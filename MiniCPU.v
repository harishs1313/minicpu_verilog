==> flow/design.v <==
module ALU (
    input [3:0] A, B,
    input [1:0] ALU_Sel,
    output reg [3:0] ALU_Out
);
always @(*) begin
    case (ALU_Sel)
        2'b00: ALU_Out = A + B;      
        2'b01: ALU_Out = A - B;      
        2'b10: ALU_Out = A & B;      
        2'b11: ALU_Out = A | B;      
        default: ALU_Out = 4'b0000;
    endcase
end
endmodule
module ControlUnit (
    input [2:0] opcode,        
    output reg [1:0] ALU_Sel,  
    output reg reg_write       
);
always @(*) begin
    case (opcode)
        3'b000: begin  
            ALU_Sel = 2'b00;  
            reg_write = 1;
        end
        3'b001: begin  
            ALU_Sel = 2'b01;  
            reg_write = 1;
        end
        3'b010: begin  
            ALU_Sel = 2'b10;  
            reg_write = 1;
        end
        3'b011: begin  
            ALU_Sel = 2'b11;  
            reg_write = 1;
        end
        3'b100: begin  
            ALU_Sel = 2'b00;
            reg_write = 0;
        end
        default: begin
            ALU_Sel = 2'b00;
            reg_write = 0;
        end
    endcase
end
endmodule
module MiniCPU (
    input clk,
    input [2:0] opcode,
    input [1:0] wr_addr,
    input [1:0] rd_addr1,
    input [1:0] rd_addr2,
    input [3:0] wr_data,
    output [3:0] alu_result,
    output reg_write
);
wire [1:0] alu_sel;
wire [3:0] rd_data1, rd_data2;
ControlUnit cu (
    .opcode(opcode),
    .ALU_Sel(alu_sel),
    .reg_write(reg_write)
);
RegisterFile rf (
    .clk(clk),
    .we(reg_write),            
    .wr_addr(wr_addr),
    .wr_data(wr_data),
    .rd_addr1(rd_addr1),
    .rd_addr2(rd_addr2),
    .rd_data1(rd_data1),
    .rd_data2(rd_data2)
);
ALU alu (
    .A(rd_data1),
    .B(rd_data2),
    .ALU_Sel(alu_sel),   
    .ALU_Out(alu_result)
);
endmodule
module RegisterFile(
    input clk,
    input we,
    input [1:0] wr_addr,
    input [3:0] wr_data,
    input [1:0] rd_addr1,
    input [1:0] rd_addr2,
    output reg [3:0] rd_data1,
    output reg [3:0] rd_data2
);
reg [3:0] reg_array [3:0];
integer i;
initial begin
    for (i = 0; i < 4; i = i + 1)
        reg_array[i] = 4'b0000;
end
always @(posedge clk) begin
    if (we)
        reg_array[wr_addr] <= wr_data;
end
always @(*) begin
    rd_data1 = reg_array[rd_addr1];
    rd_data2 = reg_array[rd_addr2];
end
endmodule
* Reports on MiniCPU
What the tools print for MiniCPU, step after step.
Line numbers count from 1 in the design file above.
Operators carry their Yosys type and port widths (W data, S select, Z words).
Cell names lack the library's common part.
Not given: --
- Design top :: MiniCPU
- Clock port :: clk
- Standard-cell library :: sky130hd
- Corner :: tt_025C_1v80

* After elaboration
Yosys after proc, flatten, opt, wreduce and memory -nomap, before mapping. Enables and synchronous resets that opt folds into registers are not counted as muxes. Memory bits, and registers merged into a memory's read port (data or address), are not among the register bits. Print and check cells are not counted. Equal cells are merged and count once.
Yosys's memory passes give these memory sizes; they may raise the number of words (mostly to a power of two), join words into wider ones and drop unused or constant bits.
- Add/sub/neg operators :: 2
- Multipliers :: 0
- Div/mod/pow operators :: 0
- Magnitude comparators :: 0
- Eq/ne operators :: 6
- Shift operators :: 0
- Muxes and demuxes :: 6
- Bitwise gates (word level) :: 2
- Reduce/logical cells :: 3
** Operator list (count)
- $pmux W4 S4 :: 1
- $eq A3 B2 Y1 const B :: 2
- $pmux W2 S3 :: 1
- $eq A2 B2 Y1 const B :: 2
- $add A4 B4 Y4 :: 1
- $sub A4 B4 Y4 :: 1
- $and A4 B4 Y4 :: 1
- $or A4 B4 Y4 :: 1
- $reduce_or A4 Y1 :: 1
- $mux W4 :: 1
- $eq A3 B1 Y1 const B :: 1
- $logic_not A3 Y1 :: 1
- $eq A2 B1 Y1 const B :: 1
- $logic_not A2 Y1 :: 1
- $mux W2 :: 1
- $mux W1 :: 2
- Flip-flop bits (word level) :: 0
- Latch bits :: 0
- Memory bits (writable) :: 16
- Bits in read-only memories :: 0
- Word width x clocked read ports :: 0
- Memory cells :: 1
- Input bits :: 14
- Output and inout bits :: 5
- Word-level cells :: 20
** Memories
- rf.reg_array :: words 4, bits a word 4, rd ports 2, write ports 1, line 94 : reg [3:0] reg_array [3:0];

* Logic depth
Yosys ltp: most cells in a row. Word level: on the elaborated netlist, between registers, memories and ports. Mapped: between sequential cells and ports; inverters and the memories' decode and read muxes count.
- Depth after elaboration :: 4
- ABC_AREA :: 0
- Mapped depth :: 10
- Gate-level depth less buffers :: 10

* Netlist
Yosys stat after the flow's synthesis: flattened, memories mapped to cells. It holds for the ABC_AREA given above (unset counts as 0); a run with the other value may have another netlist.
The area totals of this step are shown rounded.
** Cell types
- edfxtp_1 :: count 16, total area 480.461 um^2
- mux4_2 :: count 8, total area 180.173 um^2
- ha_1 :: count 6, total area 75.072 um^2
- nand2_1 :: count 6, total area 22.522 um^2
- a21oi_1 :: count 4, total area 20.019 um^2
- fa_1 :: count 1, total area 20.019 um^2
- inv_1 :: count 5, total area 18.768 um^2
- xnor2_1 :: count 2, total area 17.517 um^2
- o32ai_2 :: count 1, total area 16.266 um^2
- nor2_1 :: count 4, total area 15.014 um^2
- nor3b_1 :: count 2, total area 15.014 um^2
- o21ai_0 :: count 3, total area 15.014 um^2
- and3_1 :: count 2, total area 12.512 um^2
- maj3_1 :: count 1, total area 10.01 um^2
- mux2i_1 :: count 1, total area 10.01 um^2
- nand3_1 :: count 2, total area 10.01 um^2
- a21o_2 :: count 1, total area 8.758 um^2
- xor2_1 :: count 1, total area 8.758 um^2
Not listed: further types 7, cells in them 7.
- Cell count :: 73
- Cell area after synthesis :: 997 um^2
- Sequential area :: 480 um^2
- Mapped flip-flops :: 16
- Buffer cells :: 0
By module: a second synthesis without flattening, with its own total; a netlist apart from the flattened one above.
- Cells (unflattened synthesis) :: 75
- Area total of the unflattened synthesis :: 1090 um^2
Each row is one instance without its submodules.
** By module
- RegisterFile :: instances 1, cells 28, area 722 um^2, seq. area 480 um^2
- ALU :: instances 1, cells 44, area 348 um^2, seq. area 0.0 um^2
- ControlUnit :: instances 1, cells 3, area 16.3 um^2, seq. area 0.0 um^2
- MiniCPU :: instances 1, cells 0, area 0.0 um^2, seq. area 0.0 um^2

* Path before layout
OpenSTA on the mapped netlist: ideal clock, no wires. The path of least setup slack (recovery checks aside). Input and output delay are each 20% of the period. Register names are those of the netlist, which keeps one name where synthesis merged equal registers.
- Path kind :: input to output
- Start point :: input port rd_addr2[0]
- End point :: output port alu_result[3]
- Period :: 5.41 ns
- External input delay :: 1.082 ns
- External output delay :: 1.082 ns
- Time at the first pin :: 1.082 ns
- Arrival time :: 3.149 ns
- Data required time :: 4.328 ns
- Slack :: 1.179 ns
- Path delay :: 2.067 ns
- Driving pins on the path :: 10
- Path buffers :: 0
- Period reached after synthesis :: 4.231 ns
"path delay" is the arrival time less input delay plus setup time.
A path that ends at an output port has no setup time.
"driving pins on the path": output pins that drive a net of the path, with the launching flip-flop's if there is one; two outputs of one cell count as two.
"period reached after synthesis" = period - worst setup slack (recovery checks aside). The figure is calculated, with input and output delays left at 20% of the set period.
Between the ends stands the longest chain of elaborated cells between them, by number of cells; it is not shown to be the way that was timed. Of several equally long chains one is given.
Each line given opens the expression or statement behind the cell; cells for indexed reads and writes are added by Yosys, which also makes memories of some case tables.
The chain passes a memory read, where the word-level depth is cut; so it can be longer than that depth.
- Cell sequence :: mux4_2 > inv_1 > ha_1 > mux2i_1 > ha_1 > nor2b_1 > o21ai_0 > nand3_1 > a21o_1 > and3_1
- Cells in the longest elaborated chain :: 3
- Elaborated cells on any way between the ends :: 6
- RTL lines with such cells :: 6
- Classes of those cells :: add/sub: 2; mux: 1; logic: 2; memory: 1
** RTL lines, path after synthesis
- from (decl) :: line 55 : input [1:0] rd_addr2,
- $mem_v2 Z4 W4 :: line 94 : reg [3:0] reg_array [3:0];
- $sub A4 B4 Y4 :: line 9 : 2'b01: ALU_Out = A - B;
- $pmux W4 S4 :: line 7 : case (ALU_Sel)
- to (decl) :: line 57 : output [3:0] alu_result,

* Worst path after layout
Path of least setup slack in the final report of entry A (OpenROAD, finished layout, wires in). Where an end is a register, its clock arrival counts in the times.
- Path kind :: input to output
- Start point :: input port rd_addr2[0]
- End point :: output port alu_result[3]
- Period :: 6.76 ns
- External input delay :: 1.35 ns
- External output delay :: 1.35 ns
- Time at the first pin :: 1.35 ns
- Arrival time :: 4.77 ns
- Data required time :: 5.41 ns
- Slack :: 0.64 ns
- Driving pins on the path :: 12
- Path buffers :: 2
Between the ends stands the longest chain of elaborated cells between them, by number of cells; it is not shown to be the way that was timed. Of several equally long chains one is given.
The chain passes a memory read, where the word-level depth is cut; so it can be longer than that depth.
- Cell sequence :: clkdlybuf4s50_1 > mux4_2 > inv_1 > ha_1 > mux2i_1 > ha_1 > nor2b_1 > o21ai_0 > a21o_2 > a21o_1 > and3_1 > clkdlybuf4s50_1
- Cells in the longest elaborated chain :: 3
- Elaborated cells on any way between the ends :: 6
- RTL lines with such cells :: 6
- Classes of those cells :: add/sub: 2; mux: 1; logic: 2; memory: 1
** RTL lines, path after layout
- from (decl) :: line 55 : input [1:0] rd_addr2,
- $mem_v2 Z4 W4 :: line 94 : reg [3:0] reg_array [3:0];
- $sub A4 B4 Y4 :: line 9 : 2'b01: ALU_Out = A - B;
- $pmux W4 S4 :: line 7 : case (ALU_Sel)
- to (decl) :: line 57 : output [3:0] alu_result,

FLOW RESULTS
============

Stored flow runs of MiniCPU (2 of them; Yosys, OpenROAD, sky130hd). They differ in their settings and are not a sequence. Constraints: input delay and output delay 20% of the set period each, output load 0.01 pF.
"achieved clock period" means the clock period less the worst setup slack. The figure is calculated, with input and output delays left at 20% of the set period.
By "critical path time" is meant the share of the clock period that the worst setup path is allowed (20% is reserved at inputs, 20% at outputs), minus its slack. Clock arrival times at its registers enter into it.
"power consumption": no workload was simulated; the value follows from the tool's default switching activity.
Measured values are rounded.

** Entry A
- Settings :: period_ns=6.76; CORE_UTILIZATION=54; PLACE_DENSITY_LB_ADDON=0.11; CORE_ASPECT_RATIO=1.55; CORE_MARGIN=4; CELL_PAD_IN_SITES_DETAIL_PLACEMENT=0; ABC_AREA=0; GPL_TIMING_DRIVEN=1; GPL_ROUTABILITY_DRIVEN=1; CAP_MARGIN=5; MAX_ROUTING_LAYER=met5; SLEW_MARGIN=20
- Achieved clock period :: 6.121 ns
- Die size :: 2,610 um^2
- Post-route worst hold slack :: 1.71 ns
- Power consumption :: 0.00024 W
- Total negative setup slack :: 0.000 ns
- Setup slack of the worst path :: 0.639 ns
- Utilization :: 69.7 %
- Netlist area reported by Yosys :: 997 um^2
- Critical path time :: 3.42 ns
- Worst setup path type :: input to output
- Area of the standard cells in the finished layout :: 1,230 um^2

** Entry B
- Settings :: period_ns=4.24; SETUP_SLACK_MARGIN=0.93; CAP_MARGIN=20; CORE_MARGIN=2; CORE_UTILIZATION=40; SLEW_MARGIN=20
- Achieved clock period :: 3.942 ns
- Die size :: 2,910 um^2
- Post-route worst hold slack :: 1.21 ns
- Power consumption :: 0.000431 W
- Total negative setup slack :: 0.000 ns
- Setup slack of the worst path :: 0.298 ns
- Utilization :: 59.4 %
- Netlist area reported by Yosys :: 997 um^2
- Critical path time :: 2.25 ns
- Worst setup path type :: input to output
- Area of the standard cells in the finished layout :: 1,430 um^2
